==> flow/design.v <==
module demod_mul(clk,carrier_cos,carrier_sin,signal,out_i,out_q);
input clk;
input signed [7:0] carrier_cos;
input signed [7:0] carrier_sin;
input signed [8:0] signal;
output signed [7:0] out_i;
output signed [7:0] out_q;
reg signed [15:0] mul_i;
reg signed [15:0] mul_q;
assign out_i = mul_i[15:8];
assign out_q = mul_q[15:8];
always @(posedge clk) begin
	mul_i <= carrier_cos * signal;
	mul_q <= carrier_sin * signal;
end
endmodule 
Step by step through the tools: demod_mul
The steps from the RTL of demod_mul to its reports follow in flow order.
Line numbers count from 1 in the design file above.
Operators: Yosys type, input widths -> output width; for muxes data width and select width s.
Cell names lack the library's common part.
{"block": "design", "design": "demod_mul", "clock_port": "clk", "library": "sky130hd", "lib_corner": "tt_025C_1v80"}

Word level
Source: Yosys, flattened and elaborated, memories not mapped. Widths are those after wreduce; folded enables and synchronous resets count as part of the registers. Registers that Yosys merges into a memory's read port (data or address) are not register bits. Print and check cells do not count. Equal cells are merged and count once.
{"block": "bits", "input_bits": 26, "out_inout_bits": 16, "regBits": 32}
{"block": "op_classes", "n_mul": 2}
{"block": "ops", "operator": "$mul 8x9->16", "count": 2}

Logic depth
Yosys ltp: most cells in a row. Word level: on the elaborated netlist, between registers, memories and ports. Mapped: between sequential cells and ports; inverters and the memories' decode and read muxes count.
{"block": "logic_depth", "word_depth": 1, "abc_area": 0, "ltp_mapped": 17, "depth_no_buf": 16}

After synthesis
Source: synth_stat.txt of the flow (Yosys; design flattened, memories mapped). It holds for the ABC_AREA given above (unset counts as 0); a run with the other value may have another netlist.
Totals and module areas in this step are rounded.
{"block": "mapped", "n_buf": 18, "ffs": 16, "stdcells": 570, "synth_area_um2": 5189}
{"block": "types", "cell_type": "fa_1", "count": 112, "type_area_um2": 2242.15}
{"block": "types", "cell_type": "ha_1", "count": 54, "type_area_um2": 675.648}
{"block": "types", "cell_type": "inv_1", "count": 147, "type_area_um2": 551.779}
{"block": "types", "cell_type": "and2_1", "count": 70, "type_area_um2": 437.92}
{"block": "types", "cell_type": "dfxtp_1", "count": 16, "type_area_um2": 320.307}
{"block": "types", "cell_type": "nand2_1", "count": 53, "type_area_um2": 198.941}
{"block": "types", "cell_type": "xnor2_1", "count": 22, "type_area_um2": 192.685}
{"block": "types", "cell_type": "nor2_1", "count": 23, "type_area_um2": 86.333}
{"block": "types", "cell_type": "clkbuf_1", "count": 18, "type_area_um2": 67.565}
{"block": "types", "cell_type": "xor2_1", "count": 7, "type_area_um2": 61.309}
{"block": "types", "cell_type": "nand2b_1", "count": 6, "type_area_um2": 37.536}
{"block": "types", "cell_type": "a211o_1", "count": 4, "type_area_um2": 35.034}
{"block": "types", "cell_type": "o211ai_1", "count": 4, "type_area_um2": 30.029}
{"block": "types", "cell_type": "a21oi_2", "count": 3, "type_area_um2": 26.275}
{"block": "types", "cell_type": "a21oi_1", "count": 5, "type_area_um2": 25.024}
{"block": "types", "cell_type": "a21o_1", "count": 3, "type_area_um2": 22.522}
{"block": "types", "cell_type": "and4_1", "count": 2, "type_area_um2": 17.517}
{"block": "types", "cell_type": "a221oi_2", "count": 1, "type_area_um2": 15.014}
Other cell types: 13; their cells: 20.

Timing after synthesis
OpenSTA on the mapped netlist: ideal clock, no wires. The path of least setup slack (recovery checks aside). Input and output delay are each 20% of the period. Register names are those of the netlist, which keeps one name where synthesis merged equal registers.
{"block": "synth_path", "path_type": "in2reg", "from": "input port signal[8]", "to": "register mul_i[14]", "arrival_ns": 5.069, "delay_ns": 4.062, "slack_ns": 0.442, "input_delay_ns": 1.126, "driving_pins": 16, "clock_period_ns": 5.63, "n_path_buf": 2, "period_less_setup_slack_ns": 5.188}
"delay_ns" = arrival - input delay + setup time.
"driving_pins": output pins that drive a net of the path, with the launching flip-flop's if there is one; two outputs of one cell count as two.
"period_less_setup_slack_ns" = period - worst setup slack (recovery checks aside). The figure is calculated, with input and output delays left at 20% of the set period.
Between the ends stands the longest chain of elaborated cells between them, by number of cells; it is not shown to be the way that was timed. Of several equally long chains one is given.
Each line given opens the expression or statement behind the cell; cells for indexed reads and writes are added by Yosys, which also makes memories of some case tables.
{"block": "synth_between", "path_cell_list": "clkbuf_1 clkbuf_1 nand2_1 fa_1 inv_1 fa_1 fa_1 inv_1 fa_1 inv_1 ha_1 a21o_1 a221oi_1 nand2_1 a211oi_1 nor2_1", "elab_chain_len": 1}
{"block": "synth_rtl", "element": "start, declared", "line": 5, "rtl": "input signed [8:0] signal;"}
{"block": "synth_rtl", "element": "$mul 8x9->16", "line": 13, "rtl": "mul_i <= carrier_cos * signal;"}
{"block": "synth_rtl", "element": "end, assigned", "line": 13}
{"block": "synth_rtl", "element": "end, declared", "line": 8, "rtl": "reg signed [15:0] mul_i;"}

Timing after layout
Path of least setup slack in the final report of job 1 (OpenROAD, finished layout, wires in). Where an end is a register, its clock arrival counts in the times.
{"block": "layout_path", "path_type": "in2reg", "from": "input port signal[3]", "to": "register mul_i[12]", "slack_ns": 0.02, "input_delay_ns": 0.91, "clock_period_ns": 4.56, "n_path_buf": 4, "arrival_ns": 4.68, "driving_pins": 18}
Between the ends stands the longest chain of elaborated cells between them, by number of cells; it is not shown to be the way that was timed. Of several equally long chains one is given.
{"block": "layout_between", "path_cell_list": "buf_6 buf_8 and2_4 fa_1 fa_1 fa_1 inv_1 fa_1 inv_2 ha_4 and2_4 o2111ai_4 buf_4 buf_6 a21oi_2 a21o_1 a21oi_2 xnor2_1", "elab_chain_len": 1}
{"block": "layout_rtl", "element": "start, declared", "line": 5, "rtl": "input signed [8:0] signal;"}
{"block": "layout_rtl", "element": "$mul 8x9->16", "line": 13, "rtl": "mul_i <= carrier_cos * signal;"}
{"block": "layout_rtl", "element": "end, assigned", "line": 13}
{"block": "layout_rtl", "element": "end, declared", "line": 8, "rtl": "reg signed [15:0] mul_i;"}

Module demod_mul, platform sky130hd: 2 stored runs of the flow (Yosys, OpenROAD) with differing settings, in no particular order. Input and output delays are each 20% of the period that was set; the output load is 0.01 pF.
"critical_path_time_ns": the worst setup path's part of the clock period (all of it between registers, 20% less for each end at a port) less its slack. A launch clock that arrives late makes it longer, a capture clock that arrives late makes it shorter.
"total_power_uw" is the tool's figure for a default switching activity; nothing was simulated.
Measured values are rounded.

{"run": "job 1", "settings": { "period_ns": 4.56, "CORE_UTILIZATION": 26, "SETUP_SLACK_MARGIN": 1.29, "PLACE_DENSITY_LB_ADDON": 0.15, "CORE_ASPECT_RATIO": 0.97, "SLEW_MARGIN": 25, "CAP_MARGIN": 20, "CORE_MARGIN": 2 }, "results": { "die_area_um2": 21100, "hold_ws_ns": 1.433, "setup_ws_ns": 0.023, "timing.setup.tns_ns": 0.000, "finish.utilization_frac": 0.377, "synthArea_um2": 5189, "total_power_uw": 3430, "critical_path_time_ns": 3.62, "worstPathKind": "in2reg" }}
{"run": "job 2", "settings": { "period_ns": 5.22, "CORE_UTILIZATION": 18, "PLACE_DENSITY_LB_ADDON": 0.01, "TNS_END_PERCENT": 15, "GPL_ROUTABILITY_DRIVEN": 0, "CTS_CLUSTER_SIZE": 91, "SLEW_MARGIN": 25, "CAP_MARGIN": 20, "CORE_MARGIN": 2 }, "results": { "die_area_um2": 30200, "hold_ws_ns": 1.595, "setup_ws_ns": 0.188, "timing.setup.tns_ns": 0.000, "finish.utilization_frac": 0.243, "synthArea_um2": 5189, "total_power_uw": 2826, "critical_path_time_ns": 3.99, "worstPathKind": "in2reg" }}
